==> flow/design.v <==
module lab4(Dout, Din, clk, reset);
parameter b0=7, b1=17, b2=32, b3=46, b4=52, b5=61, b6=73, b7=61, b8=52, b9=46, b10=32, b11=17, b12=7;
output	[17:0]	Dout;
input 	[7:0] 	Din;
input 		clk, reset;
reg [7:0] r0, r1, r2, r3, r4, r5, r6, r7, r8, r9, r10, r11;
always @(posedge clk) begin
    if (!reset) begin
        r0 <= 0; r1 <= 0; r2 <= 0; r3 <= 0; r4 <= 0; r5 <= 0; 
        r6 <= 0; r7 <= 0; r8 <= 0; r9 <= 0; r10 <= 0; r11 <= 0;
    end else begin
        r0  <= Din;
        r1  <= r0;
        r2  <= r1;
        r3  <= r2;
        r4  <= r3;
        r5  <= r4;
        r6  <= r5;
        r7  <= r6;
        r8  <= r7;
        r9  <= r8;
        r10 <= r9;
        r11 <= r10;
    end
end
assign Dout = (Din * b0) + (r0 * b1) + (r1 * b2) + (r2 * b3) + 
              (r3 * b4) + (r4 * b5) + (r5 * b6) + (r6 * b7) + 
              (r7 * b8) + (r8 * b9) + (r9 * b10) + (r10 * b11) + (r11 * b12);
endmodule
### Step by step through the tools: lab4

Tool output for the design above, in the order of the flow.
Lines are those of the file above, counted from 1.
Library cell names are shortened.
Not given: -

| design | value |
|---|---|
| top module | lab4 |
| clock port | clk |
| standard-cell library | sky130hd |
| library corner | tt_025C_1v80 |

### Word level

Counts by Yosys on the flattened word-level netlist (proc, flatten, opt, wreduce; memories kept). Register bits leave out memories and registers merged into their read ports (data or address); mux counts leave out enables and synchronous resets folded into registers. Print and check cells are left out. Cells with the same type and inputs are merged into one.

| storage and ports | value |
|---|---|
| flip-flop bits (word level) | 96 |
| bits of input ports | 10 |
| output and inout port bits | 18 |
| word-level cells | 35 |

| cells by class | value |
|---|---|
| multipliers | 11 |
| add/subtract/negate cells | 12 |

Operators with widths:

| kind | number |
|---|---|
| multiplier 8 x 5 -> 13 bit (second input constant) | 4 |
| multiplier 8 x 6 -> 14 bit (second input constant) | 2 |
| multiplier 8 x 7 -> 15 bit (second input constant) | 1 |
| multiplier 8 x 4 -> 12 bit (second input constant) | 2 |
| multiplier 8 x 3 -> 11 bit (second input constant) | 2 |
| adder 18 x 14 -> 18 bit | 3 |
| adder 18 x 13 -> 18 bit | 2 |
| adder 17 x 14 -> 18 bit | 1 |
| adder 18 x 11 -> 18 bit | 1 |
| adder 18 x 15 -> 18 bit | 1 |
| adder 16 x 14 -> 17 bit | 1 |
| adder 15 x 14 -> 16 bit | 1 |
| adder 14 x 13 -> 15 bit | 1 |
| adder 11 x 13 -> 14 bit | 1 |

### Logic depth

Yosys ltp: most cells in a row. Word level: on the elaborated netlist, between registers, memories and ports. Mapped: between sequential cells and ports; inverters and the memories' decode and read muxes count.

| depth | value |
|---|---|
| depth after elaboration | 13 |
| ABC_AREA | 0 |
| depth in mapped cells | 30 |

### Mapped cells and area

Yosys stat after the flow's synthesis: flattened, memories mapped to cells. It holds for the ABC_AREA given above (unset counts as 0); a run with the other value may have another netlist.

| mapped netlist | value |
|---|---|
| chip area (Yosys) | 13,231.4 µm² |
| area of sequential cells | 1,921.8 µm² |
| buffers | 10 |
| standard cells after synthesis | 1,278 |
| flip-flop cells | 96 |

Cell types:

| cell | number | total area (µm²) |
|---|---|---|
| fa_1 | 252 | 5.04E+03 |
| ha_1 | 225 | 2,815.2 |
| dfxtp_1 | 96 | 1.92E+03 |
| inv_1 | 387 | 1.45E+03 |
| and2_1 | 98 | 613.088 |
| xnor2_1 | 23 | 201.443 |
| xor2_1 | 18 | 157.651 |
| a21oi_1 | 27 | 135.13 |
| nor2_1 | 33 | 123.869 |
| o21ai_0 | 15 | 75.072 |
| nor3_1 | 13 | 65.062 |
| nand3_1 | 10 | 50.048 |
| o41ai_2 | 3 | 48.797 |
| a21o_1 | 6 | 45.043 |
| a211oi_1 | 5 | 37.536 |
| clkbuf_1 | 10 | 37.536 |
| nor2b_1 | 6 | 37.536 |
| or3_1 | 6 | 37.536 |

Other cell types: 26; their cells: 45.

### Timing after synthesis

Path of least setup slack by OpenSTA after synthesis, without wires, with an ideal clock, recovery checks aside; 20% of the period is set as input and as output delay. Where synthesis merged equal registers, the netlist keeps one of their names.

| timing path after synthesis | value |
|---|---|
| path kind | register -> output |
| start | register r2[2] |
| end | output Dout[17] |
| driving pins on the path | 28 |
| setup slack | 98 ps |
| time at the first pin | 0 ps |
| path delay | 7,982 ps |
| external output delay | 2,020 ps |
| data arrival time | 7,982 ps |
| path buffers | 0 |
| clock period | 10,100 ps |
| synthesis period reached | 10,002 ps |

"path delay" = arrival - input delay + setup time.
A path that ends at an output port has no setup time.
"driving pins on the path": output pins that drive a net of the path, with the launching flip-flop's if there is one; two outputs of one cell count as two.
"synthesis period reached" is the clock period less the worst setup slack; recovery checks do not enter. This is arithmetic on one report: input and output delays are still those of the set period (20% each).
The rows between start and end are the longest chain of elaborated cells between them; the timing report does not say that the signal goes this way. Where chains are equally long, one stands for them.
A line is the first line of the expression or statement that the cell stems from. Yosys adds cells for indexed reads and writes and turns some case tables into memories.

| on the way, after synthesis | value |
|---|---|
| cells stage by stage | dfxtp_1 ha_1 fa_1 inv_1 fa_1 inv_1 ha_1 nand3_1 nor2_1 nor3_1 or2_2 xnor2_1 fa_1 fa_1 fa_1 fa_1 inv_1 fa_1 fa_1 fa_1 fa_1 inv_1 ha_1 a2111oi_4 o21ai_2 a31o_1 a21oi_2 xnor2_1 |
| length of the longest elaborated chain | 11 |
| elaborated cells between the ends (all ways) | 11 |
| classes of those cells | 10 x add/sub; 1 x mul |

Ends and longest elaborated chain, after synthesis:

| element | line | RTL |
|---|---|---|
| start, declared | 6 | `reg [7:0] r0, r1, r2, r3, r4, r5, r6, r7, r8, r9, r10, r11;` |
| start, assigned | 9 | `r0 <= 0; r1 <= 0; r2 <= 0; r3 <= 0; r4 <= 0; r5 <= 0;` |
| start, assigned | 14 | `r2  <= r1;` |
| multiplier 8 x 5 -> 13 bit | 26 | `assign Dout = (Din * b0) + (r0 * b1) + (r1 * b2) + (r2 * b3) +` |
| adder 15 x 14 -> 16 bit | 26 |  |
| adder 16 x 14 -> 17 bit | 26 |  |
| adder 17 x 14 -> 18 bit | 26 |  |
| adder 18 x 15 -> 18 bit | 26 |  |
| adder 18 x 14 -> 18 bit (3 in a row) | 26 |  |
| adder 18 x 13 -> 18 bit (2 in a row) | 26 |  |
| adder 18 x 11 -> 18 bit | 26 |  |
| end, declared | 3 | `output [17:0] Dout;` |

### Timing after layout

Path of least setup slack in the final report of entry A (OpenROAD, finished layout, wires in). Where an end is a register, its clock arrival counts in the times.
The path's times are printed in steps of 10 ps; the period is the one set.

| timing path post-layout | value |
|---|---|
| path kind | register -> output |
| start | register r2[2] |
| end | output Dout[17] |
| setup slack | -1,080 ps |
| time at the first pin | 380 ps |
| clock period | 9,630 ps |
| path buffers | 2 |
| data arrival time | 8,780 ps |
| external output delay | 1,930 ps |
| driving pins on the path | 29 |

The rows between start and end are the longest chain of elaborated cells between them; the timing report does not say that the signal goes this way. Where chains are equally long, one stands for them.

| on the way, post-layout | value |
|---|---|
| cells stage by stage | dfxtp_4 ha_4 fa_1 inv_1 fa_1 inv_2 ha_4 or3_4 nor3_4 or2_4 xnor2_4 fa_1 fa_1 fa_1 fa_1 inv_2 fa_1 fa_1 fa_1 fa_1 inv_2 ha_4 a2111oi_4 o21ai_2 buf_4 a31o_4 a21oi_4 xnor2_2 buf_2 |
| length of the longest elaborated chain | 11 |
| elaborated cells between the ends (all ways) | 11 |
| classes of those cells | 10 x add/sub; 1 x mul |

Ends and longest elaborated chain, post-layout:

| element | line | RTL |
|---|---|---|
| start, declared | 6 | `reg [7:0] r0, r1, r2, r3, r4, r5, r6, r7, r8, r9, r10, r11;` |
| start, assigned | 9 | `r0 <= 0; r1 <= 0; r2 <= 0; r3 <= 0; r4 <= 0; r5 <= 0;` |
| start, assigned | 14 | `r2  <= r1;` |
| multiplier 8 x 5 -> 13 bit | 26 | `assign Dout = (Din * b0) + (r0 * b1) + (r1 * b2) + (r2 * b3) +` |
| adder 15 x 14 -> 16 bit | 26 |  |
| adder 16 x 14 -> 17 bit | 26 |  |
| adder 17 x 14 -> 18 bit | 26 |  |
| adder 18 x 15 -> 18 bit | 26 |  |
| adder 18 x 14 -> 18 bit (3 in a row) | 26 |  |
| adder 18 x 13 -> 18 bit (2 in a row) | 26 |  |
| adder 18 x 11 -> 18 bit | 26 |  |
| end, declared | 3 | `output [17:0] Dout;` |

Add stored flow runs of lab4

Stored flow runs of lab4 (2 of them; Yosys, OpenROAD, sky130hd). They differ in their settings and are not a sequence. Constraints: input delay and output delay 20% of the set period each, output load 0.01 pF.
"clock period achieved": clock period set for the run, less the worst setup slack. It is reckoned from that one timing run; input and output delays stay at 20% of the period that was set.
"allowed time less slack (worst setup path)" = time allowed to the worst setup path (clock period - input delay - output delay, where it has them) - its slack; a late launch clock adds to it, a late capture clock takes from it.
"total power after layout": no workload was simulated; the value follows from the tool's default switching activity.
"allowed time less slack (worst setup path)" is known to 10 ps.

#### Entry A

| setting | value |
|---|---|
| period_ns | `9.63` |
| CORE_UTILIZATION | `28` |
| PLACE_DENSITY_LB_ADDON | `0.13` |
| CELL_PAD_IN_SITES_GLOBAL_PLACEMENT | `0` |
| CELL_PAD_IN_SITES_DETAIL_PLACEMENT | `2` |
| GPL_TIMING_DRIVEN | `1` |
| CTS_CLUSTER_DIAMETER | `271` |
| SLEW_MARGIN | `0` |
| CAP_MARGIN | `20` |
| CORE_MARGIN | `2` |

| result | value |
|---|---|
| total power after layout | 0.002767 W |
| worst hold slack in the final report | 466 ps |
| worst setup slack after layout | -1,081 ps |
| clock period achieved | 10,711 ps |
| std-cell area (final layout) | 16,390.7 µm² |
| cell area after synthesis | 13,231.4 µm² |
| allowed time less slack (worst setup path) | 8,780 ps |
| critical path type | register -> output |
| die size | 49,009.1 µm² |
| sum of negative setup slack | -8,252 ps |

#### Entry B

| setting | value |
|---|---|
| period_ns | `7.51` |
| CAP_MARGIN | `20` |
| CORE_MARGIN | `2` |
| CORE_UTILIZATION | `40` |
| SLEW_MARGIN | `20` |

| result | value |
|---|---|
| worst hold slack in the final report | 467 ps |
| cell area after synthesis | 13,231.4 µm² |
| worst setup slack after layout | -2,450 ps |
| die size | 34,549.5 µm² |
| sum of negative setup slack | -26,684 ps |
| std-cell area (final layout) | 16,666.0 µm² |
| allowed time less slack (worst setup path) | 8,460 ps |
| critical path type | register -> output |
| clock period achieved | 9,960 ps |
| total power after layout | 0.003568 W |
